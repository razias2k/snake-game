==> flow/design.v <==
`timescale 1ns / 1ps
module vga_sync (
  input clock_25mhz, red, green, blue,
  output reg red_out, green_out, blue_out, horiz_sync_out, vert_sync_out,
  output reg [9:0] pixel_row, pixel_col
);
  parameter h_pixels_across = 640;
  parameter h_sync_low = 656;
  parameter h_sync_high = 752;
  parameter h_end_count = 799;
  parameter v_pixels_down = 480;
  parameter v_sync_low = 490;
  parameter v_sync_high = 492;
  parameter v_end_count = 524;
  reg [9:0] h_count, v_count;
  reg horiz_sync, vert_sync;
  reg video_on_v, video_on_h;
  wire video_on_int;
  assign video_on_int = video_on_h & video_on_v;
  always @ (posedge clock_25mhz) begin
    if (h_count == h_end_count) begin
      h_count <= 10'd0;
    end else begin
      h_count <= h_count + 10'd1;
    end
    if ((h_count <= h_sync_high) && (h_count >= h_sync_low)) begin
      horiz_sync <= 1'b0;
    end else begin
      horiz_sync <= 1'b1;
    end
    if ((v_count >= v_end_count) && (h_count >= h_sync_low)) begin
      v_count <= 10'd0;
    end else if (h_count == h_sync_low) begin
      v_count <= v_count + 10'd1;
    end
    if ((v_count <= v_sync_high) && (v_count >= v_sync_low)) begin
      vert_sync <= 1'b0;
    end else begin
      vert_sync <= 1'b1;
    end
    if (h_count < h_pixels_across) begin
      video_on_h <= 1'b1;
      pixel_col <= h_count;
    end else begin
      video_on_h <= 1'b0;
    end
    if (v_count <= v_pixels_down) begin
      video_on_v <= 1'b1;
      pixel_row <= v_count;
    end else begin
      video_on_v <= 1'b0;
    end
    horiz_sync_out <= horiz_sync;
    vert_sync_out <= vert_sync;
    red_out <= red & video_on_int;
    green_out <= green & video_on_int;
    blue_out <= blue & video_on_int;
  end
endmodule
* Reports on vga_sync
What the tools print for vga_sync, step after step.
Lines are those of the file above, counted from 1.
Cell names lack the library's common part.
Not given: --
- Top :: vga_sync
- Clock input :: clock_25mhz
- Cell library :: sky130hd
- Timing corner :: tt_025C_1v80

* Word level
Yosys after proc, flatten, opt, wreduce and memory -nomap, before mapping. Enables and synchronous resets that opt folds into registers are not counted as muxes. Memory bits, and registers merged into a memory's read port (data or address), are not among the register bits. Print and check cells are not counted. Equal cells are merged and count once.
- Bits in registers :: 49
- Add/sub/neg operators :: 2
- $lt $le $gt $ge :: 7
- Equality and inequality tests :: 2
- Muxes and demuxes :: 4
- Bitwise operators :: 4
- Reductions and logical operators :: 3
** Operator list (number)
- adder 10 x 1 -> 10 bit (second input constant) :: 2
- greater-or-equal comparator 10 bit (second input constant) :: 2
- equality test 10 bit (second input constant) :: 2
- less-or-equal comparator 10 x 9 -> 1 bit (second input constant) :: 2
- less-or-equal comparator 10 bit (second input constant) :: 1
- less-than comparator 10 bit (second input constant) :: 1
- greater-or-equal comparator 10 x 9 -> 1 bit (second input constant) :: 1
- AND 1 bit :: 4
- 2-to-1 mux 1 bit :: 4
- logical AND 1 bit :: 3

* Longest topological paths
Depth = most cells in a row (Yosys ltp): at word level without a register or memory, in the mapped netlist without a sequential cell, where the memories' decode and read muxes count.
- Depth in word-level cells :: 3
- ABC_AREA :: 0
- Gate-level depth with buffers :: 6
- Mapped depth without buffers :: 6

* After synthesis
Yosys stat after the flow's synthesis: flattened, memories mapped to cells. It holds for the ABC_AREA given above (unset counts as 0); a run with the other value may have another netlist.
Totals and module areas in this step are rounded.
- Mapped cells :: 150
- Mapped area :: 1850 um^2
- Mapped flip-flops :: 49
- Buffers :: 6
** Cell types
- edfxtp_1 :: number 20, area in all 600.576 um^2
- dfxtp_1 :: number 29, area in all 580.557 um^2
- xor2_1 :: number 9, area in all 78.826 um^2
- nor2_1 :: number 14, area in all 52.55 um^2
- ha_1 :: number 4, area in all 50.048 um^2
- and3_1 :: number 7, area in all 43.792 um^2
- nand4_1 :: number 5, area in all 31.28 um^2
- mux2i_1 :: number 3, area in all 30.029 um^2
- nand2_1 :: number 8, area in all 30.029 um^2
- nand3_1 :: number 6, area in all 30.029 um^2
- a21oi_1 :: number 5, area in all 25.024 um^2
- o31ai_1 :: number 3, area in all 22.522 um^2
- o21ai_0 :: number 4, area in all 20.019 um^2
- inv_1 :: number 5, area in all 18.768 um^2
- nor3b_4 :: number 1, area in all 18.768 um^2
- nor4_1 :: number 3, area in all 18.768 um^2
- nand3_4 :: number 1, area in all 17.517 um^2
- nor4b_1 :: number 2, area in all 17.517 um^2
Not listed: further types 15, cells in them 21.

* Worst setup path after synthesis
OpenSTA on the mapped netlist: ideal clock, no wires. The path of least setup slack (recovery checks aside). Input and output delay are each 20% of the period. Register names are those of the netlist, which keeps one name where synthesis merged equal registers.
- Path type :: reg2reg
- From :: reg v_count[2]
- To :: reg pixel_row[0]
- Clock period :: 2.08 ns
- Time at the first pin :: 0.000 ns
- Data arrival time :: 1.726 ns
- Data required time :: 1.699 ns
- Slack :: -0.027 ns
- Path delay :: 2.107 ns
- Stages :: 4
- Buffers on the path :: 1
- Period reached after synthesis :: 2.107 ns
"path delay" = arrival - input delay + setup time.
"stages" counts driving pins, that of a launching flip-flop among them; a cell with two outputs on the path counts twice.
"period reached after synthesis" is the clock period less the worst setup slack; recovery checks do not enter. This is arithmetic on one report: input and output delays are still those of the set period (20% each).
Between the ends stands the longest chain of elaborated cells between them, by number of cells; it is not shown to be the way that was timed. Of several equally long chains one is given.
Each line given opens the expression or statement behind the cell; cells for indexed reads and writes are added by Yosys, which also makes memories of some case tables.
- Path through :: dfxtp_1 -> clkbuf_1 -> or4b_2 -> a21oi_1
- Cells in the longest elaborated chain :: 1
- Elaborated cells on any way between the ends :: 1
- Source lines of those cells :: 1
- Those cells by class :: 1 x compare
** Ends and longest elaborated chain, post-synthesis
- from (decl) :: RTL line 15 : reg [9:0] h_count, v_count;
- from (assign) :: RTL line 32 : v_count <= 10'd0;
- from (assign) :: RTL line 34 : v_count <= v_count + 10'd1;
- less-or-equal comparator 10 x 9 -> 1 bit :: RTL line 47 : if (v_count <= v_pixels_down) begin
- to (assign) :: RTL line 49 : pixel_row <= v_count;
- to (decl) :: RTL line 5 : output reg [9:0] pixel_row, pixel_col

* Path in the finished layout
Path of least setup slack in the final report of run 1 (OpenROAD, finished layout, wires in). Where an end is a register, its clock arrival counts in the times.
- Path type :: reg2reg
- From :: reg v_count[0]
- To :: reg pixel_row[6]
- Clock period :: 2.54 ns
- Time at the first pin :: 0.30 ns
- Data arrival time :: 2.07 ns
- Data required time :: 2.56 ns
- Slack :: 0.49 ns
- Stages :: 6
- Buffers on the path :: 1
Between the ends stands the longest chain of elaborated cells between them, by number of cells; it is not shown to be the way that was timed. Of several equally long chains one is given.
- Path through :: dfxtp_1 -> inv_1 -> ha_1 -> or4b_2 -> a21oi_1 -> buf_4
- Cells in the longest elaborated chain :: 1
- Elaborated cells on any way between the ends :: 1
- Source lines of those cells :: 1
- Those cells by class :: 1 x compare
** Ends and longest elaborated chain, after layout
- from (decl) :: RTL line 15 : reg [9:0] h_count, v_count;
- from (assign) :: RTL line 32 : v_count <= 10'd0;
- from (assign) :: RTL line 34 : v_count <= v_count + 10'd1;
- less-or-equal comparator 10 x 9 -> 1 bit :: RTL line 47 : if (v_count <= v_pixels_down) begin
- to (assign) :: RTL line 49 : pixel_row <= v_count;
- to (decl) :: RTL line 5 : output reg [9:0] pixel_row, pixel_col

Add stored flow runs of vga_sync

Stored flow runs of vga_sync (2 of them; Yosys, OpenROAD, sky130hd). They differ in their settings and are not a sequence. Constraints: input delay and output delay 20% of the set period each, output load 0.01 pF.
"period reached": clock period set for the run, less the worst setup slack. It is reckoned from that one timing run; input and output delays stay at 20% of the period that was set.
"time used up by the worst setup path" is the time allowed to the run's worst setup path (the clock period less input and output delay, where it has them) less its slack. Clock arrival times count: a late capture clock shortens it, a late launch clock lengthens it.
"power" rests on the timing tool's default activity at the inputs, not on a simulated workload.
The results are shown rounded.

* Run 1
** Files
==> flow/run.sh <==
#!/bin/bash
# the make line also repeats the synthesis and layout settings of config.mk as NAME=value (left out here)
make -C /OpenROAD-flow-scripts/flow DESIGN_CONFIG=/design/flow/config.mk WORK_HOME=/design/flow/orfs CLKGATE_MAP_FILE= finish
==> flow/config.mk <==
export PLATFORM = sky130hd
export DESIGN_NAME = vga_sync
export DESIGN_NICKNAME = vga_sync
export VERILOG_FILES = /design/flow/design.v
export SDC_FILE = /design/flow/constraint.sdc
export NUM_CORES = 4
export LEC_CHECK = 0
export ABC_AREA = 0
export CAP_MARGIN = 15
export CORE_MARGIN = 2
export CORE_UTILIZATION = 21
export PLACE_DENSITY_LB_ADDON = 0.24
export SETUP_SLACK_MARGIN = -0.25
export SLEW_MARGIN = 5
==> flow/constraint.sdc <==
create_clock -name core_clock -period 2.54 [get_ports {clock_25mhz}]
set_input_delay 0.5080 -clock core_clock [delete_from_list [all_inputs] [get_ports {clock_25mhz}]]
set_output_delay 0.5080 -clock core_clock [all_outputs]
set_load 0.01 [all_outputs]
** Results
- Die footprint :: 9570 um^2
- Standard-cell area after layout :: 2380 um^2
- Time used up by the worst setup path :: 2.05 ns
- Critical path type :: reg2reg
- Synthesis area :: 1850 um^2
- Worst hold slack after layout :: 0.331 ns
- Period reached :: 2.046 ns
- Power :: 1380 µW
- Smallest setup slack :: 0.494 ns
- Post-route setup TNS :: 0.000 ns
- Utilization of the finished layout :: 27.6%

* Run 2
** Files
==> flow/run.sh <==
#!/bin/bash
# the make line also repeats the synthesis and layout settings of config.mk as NAME=value (left out here)
make -C /OpenROAD-flow-scripts/flow DESIGN_CONFIG=/design/flow/config.mk WORK_HOME=/design/flow/orfs CLKGATE_MAP_FILE= finish
==> flow/config.mk <==
export PLATFORM = sky130hd
export DESIGN_NAME = vga_sync
export DESIGN_NICKNAME = vga_sync
export VERILOG_FILES = /design/flow/design.v
export SDC_FILE = /design/flow/constraint.sdc
export NUM_CORES = 4
export LEC_CHECK = 0
export CAP_MARGIN = 35
export CELL_PAD_IN_SITES_GLOBAL_PLACEMENT = 0
export CORE_MARGIN = 2
export CORE_UTILIZATION = 66
export CTS_CLUSTER_SIZE = 17
export GPL_ROUTABILITY_DRIVEN = 1
export GPL_TIMING_DRIVEN = 1
export MAX_ROUTING_LAYER = met4
export PLACE_DENSITY_LB_ADDON = 0.25
export SETUP_SLACK_MARGIN = 0.06
export SLEW_MARGIN = 15
export TNS_END_PERCENT = 65
==> flow/constraint.sdc <==
create_clock -name core_clock -period 1.73 [get_ports {clock_25mhz}]
set_input_delay 0.3460 -clock core_clock [delete_from_list [all_inputs] [get_ports {clock_25mhz}]]
set_output_delay 0.3460 -clock core_clock [all_outputs]
set_load 0.01 [all_outputs]
** Results
- Die footprint :: 3240 um^2
- Standard-cell area after layout :: 2510 um^2
- Time used up by the worst setup path :: 1.95 ns
- Critical path type :: reg2reg
- Synthesis area :: 1850 um^2
- Worst hold slack after layout :: 0.349 ns
- Period reached :: 1.950 ns
- Power :: 1710 µW
- Smallest setup slack :: -0.220 ns
- Post-route setup TNS :: -0.220 ns
- Utilization of the finished layout :: 92.5%
